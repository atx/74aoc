==> flow/design.v <==
module solution (
    step_direction,
    clk,
    step_count,
    valid,
    zero_count
);
    input step_direction;
    input clk;
    input [9:0] step_count;
    input valid;
    output [10:0] zero_count;
    wire [10:0] _47;
    wire [10:0] _48;
    wire [6:0] _45;
    wire [6:0] _30;
    wire [6:0] _31;
    wire [6:0] _28;
    wire _29;
    wire [6:0] _33;
    wire [6:0] _25;
    wire [6:0] _19;
    wire [6:0] _35;
    wire [6:0] _36;
    wire [6:0] _1;
    reg [6:0] _20 = 7'b0110010;
    wire _23;
    wire [6:0] _27;
    wire _3;
    wire _37;
    wire _4;
    reg _21;
    wire [6:0] _34;
    wire _46;
    wire [10:0] _49;
    wire [9:0] _43;
    wire _44;
    wire [10:0] _50;
    wire [9:0] _16;
    wire _6;
    wire [9:0] _8;
    wire [9:0] _39;
    wire [9:0] _40;
    wire [9:0] _41;
    wire [9:0] _9;
    reg [9:0] _15 = 10'b0000000000;
    wire _17;
    wire _18;
    wire [10:0] _51;
    wire _11;
    wire [10:0] _52;
    wire [10:0] _12;
    reg [10:0] _42;
    assign _47 = 11'b00000000001;
    assign _48 = _42 + _47;
    assign _45 = 7'b0000000;
    assign _30 = 7'b0000001;
    assign _31 = _20 + _30;
    assign _28 = 7'b1100011;
    assign _29 = _20 == _28;
    assign _33 = _29 ? _45 : _31;
    assign _25 = _20 - _30;
    assign _19 = 7'b0110010;
    assign _35 = _18 ? _34 : _20;
    assign _36 = _11 ? _20 : _35;
    assign _1 = _36;
    always @(posedge _6) begin
        _20 <= _1;
    end
    assign _23 = _20 == _45;
    assign _27 = _23 ? _28 : _25;
    assign _3 = step_direction;
    assign _37 = _11 ? _3 : _21;
    assign _4 = _37;
    always @(posedge _6) begin
        _21 <= _4;
    end
    assign _34 = _21 ? _33 : _27;
    assign _46 = _34 == _45;
    assign _49 = _46 ? _48 : _42;
    assign _43 = 10'b0000000001;
    assign _44 = _15 == _43;
    assign _50 = _44 ? _49 : _42;
    assign _16 = 10'b0000000000;
    assign _6 = clk;
    assign _8 = step_count;
    assign _39 = _15 - _43;
    assign _40 = _18 ? _39 : _15;
    assign _41 = _11 ? _8 : _40;
    assign _9 = _41;
    always @(posedge _6) begin
        _15 <= _9;
    end
    assign _17 = _15 == _16;
    assign _18 = ~ _17;
    assign _51 = _18 ? _50 : _42;
    assign _11 = valid;
    assign _52 = _11 ? _42 : _51;
    assign _12 = _52;
    always @(posedge _6) begin
        _42 <= _12;
    end
    assign zero_count = _42;
endmodule
module top (
	(* BEL="X0Y0Z0_IO" *)
	input wire clk,
	(* BEL="X0Y0Z1_IO" *)
	input wire valid,
	(* BEL="X0Y1Z0_IO" *)
	input wire step_direction,
	(* BEL="X0Y1Z1_IO" *)
	input wire step_count_0,
	(* BEL="X0Y2Z0_IO" *)
	input wire step_count_1,
	(* BEL="X0Y2Z1_IO" *)
	input wire step_count_2,
	(* BEL="X0Y3Z0_IO" *)
	input wire step_count_3,
	(* BEL="X0Y3Z1_IO" *)
	input wire step_count_4,
	(* BEL="X0Y4Z0_IO" *)
	input wire step_count_5,
	(* BEL="X0Y4Z1_IO" *)
	input wire step_count_6,
	(* BEL="X0Y5Z0_IO" *)
	input wire step_count_7,
	(* BEL="X0Y5Z1_IO" *)
	input wire step_count_8,
	(* BEL="X0Y6Z0_IO" *)
	input wire step_count_9,
	(* BEL="X12Y0Z0_IO" *)
	output wire zero_count_0,
	(* BEL="X12Y0Z1_IO" *)
	output wire zero_count_1,
	(* BEL="X12Y1Z0_IO" *)
	output wire zero_count_2,
	(* BEL="X12Y1Z1_IO" *)
	output wire zero_count_3,
	(* BEL="X12Y2Z0_IO" *)
	output wire zero_count_4,
	(* BEL="X12Y2Z1_IO" *)
	output wire zero_count_5,
	(* BEL="X12Y3Z0_IO" *)
	output wire zero_count_6,
	(* BEL="X12Y3Z1_IO" *)
	output wire zero_count_7,
	(* BEL="X12Y4Z0_IO" *)
	output wire zero_count_8,
	(* BEL="X12Y4Z1_IO" *)
	output wire zero_count_9,
	(* BEL="X12Y5Z0_IO" *)
	output wire zero_count_10
);
	wire [9:0] step_count_bus = {
		step_count_9, step_count_8, step_count_7, step_count_6, step_count_5,
		step_count_4, step_count_3, step_count_2, step_count_1, step_count_0
	};
	wire [10:0] zero_count_bus;
	assign {zero_count_10, zero_count_9, zero_count_8, zero_count_7, zero_count_6,
	        zero_count_5, zero_count_4, zero_count_3, zero_count_2, zero_count_1, zero_count_0} = zero_count_bus;
	solution sol (
		.clk(clk),
		.valid(valid),
		.step_direction(step_direction),
		.step_count(step_count_bus),
		.zero_count(zero_count_bus)
	);
endmodule
* Tool chain data of top *
The steps from the RTL of top to its reports follow in flow order.
Lines are those of the file above, counted from 1.
Cell names lack the library's common part.
Not given: n/a

set-up
  top module = top
  clock input = clk
  library = sky130hd
  timing corner = tt_025C_1v80

* Elaborated design *
Source: Yosys, flattened and elaborated, memories not mapped. Widths are those after wreduce. Registers that Yosys merges into a memory's read port (data or address) are not register bits. Print and check cells do not count. Equal cells are merged and count once.

word-level totals
  flip-flop bits (word level) = 29
  input bits = 13
  output and inout port bits = 11
  word-level cells = 23

cells by class
  add/subtract/negate cells = 4
  equality and inequality tests = 3
  muxes and demuxes = 5
  bitwise logic cells = 2
  reduce/logical cells = 5

operator list
  kind                                                           count
  7-bit 2-to-1 mux                                               3
  10-bit 2-to-1 mux                                              2
  7-bit zero test                                                2
  11-bit by 1-bit adder with 11-bit output with constant B       1
  10-bit by 1-bit subtractor with 10-bit output with constant B  1
  10-bit by 1-bit == test with 1-bit output with constant B      1
  10-bit zero test                                               1
  7-bit by 1-bit adder with 7-bit output with constant B         1
  7-bit by 1-bit subtractor with 7-bit output with constant B    1
  7-bit == test with constant B                                  1
  4-bit AND reduction                                            1
  1-bit NOT                                                      2
  2-bit inequality test with constant B                          1
  2-bit AND reduction                                            1

* Logic depth *
Depth = most cells in a row (Yosys ltp): at word level without a register or memory, in the mapped netlist without a sequential cell, where the memories' decode and read muxes count.

depth
  depth after elaboration = 5
  ABC_AREA = 0
  depth in mapped cells = 7
  gate-level depth less buffers = 7

* Mapped cells and area *
The flow's flattened synthesis, as Yosys stat reports it; memories are mapped. The netlist is that of the ABC_AREA named above (0 if unset); the other value can give another one.

synthesis totals
  cell count = 159
  chip area (Yosys) = 0.0017617 mm2
  flip-flops = 29

cells by type
  type      count  area in all (um2)
  edfxtp_1  29     870.835
  xnor2_1   14     122.618
  ha_1      7      87.584
  nand2_1   18     67.565
  o21ai_0   12     60.058
  nand3_1   9      45.043
  nor3_1    7      35.034
  xor2_1    4      35.034
  and4_1    3      26.275
  inv_1     7      26.275
  nor4_1    4      25.024
  nor4b_4   1      23.773
  mux4_2    1      22.522
  o31ai_4   1      21.27
  a21oi_1   4      20.019
  and3_1    3      18.768
  nor2_1    5      18.768
  nor2b_1   3      18.768

Other cell types: 20; their cells: 27.
By module: a second synthesis without flattening, with its own total; a netlist apart from the flattened one above.

second synthesis, totals
  cell total of the unflattened synthesis = 167
  area (unflattened synthesis) = 0.0018217 mm2

Each row is one instance without its submodules.

modules
  module    instances  cells  area (mm2)
  solution  1          167    0.0018217
  top       1          0      0

* Timing after synthesis *
OpenSTA on the mapped netlist: ideal clock, no wires. The path of least setup slack (recovery checks aside). Input and output delay are each 20% of the period. Register names are those of the netlist, which keeps one name where synthesis merged equal registers.

path post-synthesis
  path type = reg2reg
  start point = register sol._20[3]
  end point = register sol._42[0]
  period = 3.29 ns
  launch time at the first pin = 0.000 ns
  arrival = 2.088 ns
  data required time = 2.914 ns
  setup slack = 0.826 ns
  path delay = 2.464 ns
  stages = 7
  buffers on the path = 1
  synthesis period reached = 2.464 ns

"path delay" = arrival - input delay + setup time.
"stages" counts driving pins, that of a launching flip-flop among them; a cell with two outputs on the path counts twice.
"synthesis period reached" = period - worst setup slack (recovery checks aside). The figure is calculated, with input and output delays left at 20% of the set period.
Between the ends stands the longest chain of elaborated cells between them, by number of cells; it is not shown to be the way that was timed. Of several equally long chains one is given.
Each line given opens the expression or statement behind the cell; cells for indexed reads and writes are added by Yosys, which also makes memories of some case tables.

on the way, post-synthesis
  cells stage by stage = edfxtp_1 or3_1 buf_6 o31ai_4 o311ai_2 nor4b_2 nor4b_4
  length of the longest elaborated chain = 5

ends and longest elaborated chain, post-synthesis
  element              line  source
  from (decl)          26    reg [6:0] _20 = 7'b0110010;
  from (assign)        68    _20 <= _1;
  7-bit zero test      70    assign _23 = _20 == _45;
  7-bit 2-to-1 mux     71    assign _27 = _23 ? _28 : _25;
  7-bit 2-to-1 mux     78    assign _34 = _21 ? _33 : _27;
  7-bit zero test      79    assign _46 = _34 == _45;
  4-bit AND reduction  n/a
  to (assign)          101   _42 <= _12;
  to (decl)            53    reg [10:0] _42;

Nets of the timed path that keep an RTL name, with a line that drives or declares them; the list need not be complete.

named nets, post-synthesis
  net         line
  sol._34[2]  78

* Timing after layout *
Path of least setup slack in the final report of flow run A (OpenROAD, finished layout, wires in). Where an end is a register, its clock arrival counts in the times.

path after layout
  path type = reg2reg
  start point = register sol._20[2]
  end point = register sol._42[9]
  period = 3.44 ns
  launch time at the first pin = 0.28 ns
  arrival = 2.78 ns
  data required time = 3.36 ns
  setup slack = 0.57 ns
  stages = 6
  buffers on the path = 0

Between the ends stands the longest chain of elaborated cells between them, by number of cells; it is not shown to be the way that was timed. Of several equally long chains one is given.

on the way, after layout
  cells stage by stage = edfxtp_1 or3_1 o31ai_4 o311ai_2 nor4b_2 nor4b_4
  length of the longest elaborated chain = 5

ends and longest elaborated chain, after layout
  element                                      line  source
  from (decl)                                  26    reg [6:0] _20 = 7'b0110010;
  from (assign)                                68    _20 <= _1;
  7-bit by 1-bit subtractor with 7-bit output  62    assign _25 = _20 - _30;
  7-bit 2-to-1 mux                             71    assign _27 = _23 ? _28 : _25;
  7-bit 2-to-1 mux                             78    assign _34 = _21 ? _33 : _27;
  7-bit zero test                              79    assign _46 = _34 == _45;
  4-bit AND reduction                          n/a
  to (assign)                                  101   _42 <= _12;
  to (decl)                                    53    reg [10:0] _42;

Nets of the timed path that keep an RTL name, with a line that drives or declares them; the list need not be complete.

named nets, after layout
  net         line
  sol._34[2]  78

# Flow runs of top

Record of 2 stored runs of the RTL-to-layout flow on top, platform sky130hd. The runs are unordered. Constraints: input delay and output delay 20% of the set period each, output load 0.01 pF.
"period reached": clock period set for the run, less the worst setup slack. It is reckoned from that one timing run; input and output delays stay at 20% of the period that was set.
"time of the worst setup path" = time allowed to the worst setup path (clock period - input delay - output delay, where it has them) - its slack; a late launch clock adds to it, a late capture clock takes from it.
"total power of the final layout" rests on the timing tool's default activity at the inputs, not on a simulated workload.
Settings: -- = not set for that run.

setting or result                          flow run A  flow run B
period_ns                                  3.44        1.9
CAP_MARGIN                                 20          25
CORE_MARGIN                                2           2
CORE_UTILIZATION                           40          55
SLEW_MARGIN                                20          30
SETUP_SLACK_MARGIN                         --          0.53
PLACE_DENSITY_LB_ADDON                     --          0.12
ABC_AREA                                   --          1
worst-case hold slack (ns)                 0.598       0.645
period reached (ns)                        2.866       2.197
lowest setup slack (ns)                    0.574       -0.297
netlist area reported by Yosys (mm2)       0.0017617   0.001798
overall die area (mm2)                     0.0049512   0.0037424
time of the worst setup path (ns)          2.87        2.20
kind of the worst setup path               reg2reg     reg2reg
total power of the final layout (W)        0.0008733   0.001758
std-cell area (final layout) (mm2)         0.002117    0.0028965
final utilization                          0.493       0.941
total negative slack on setup checks (ns)  0.000       -3.252
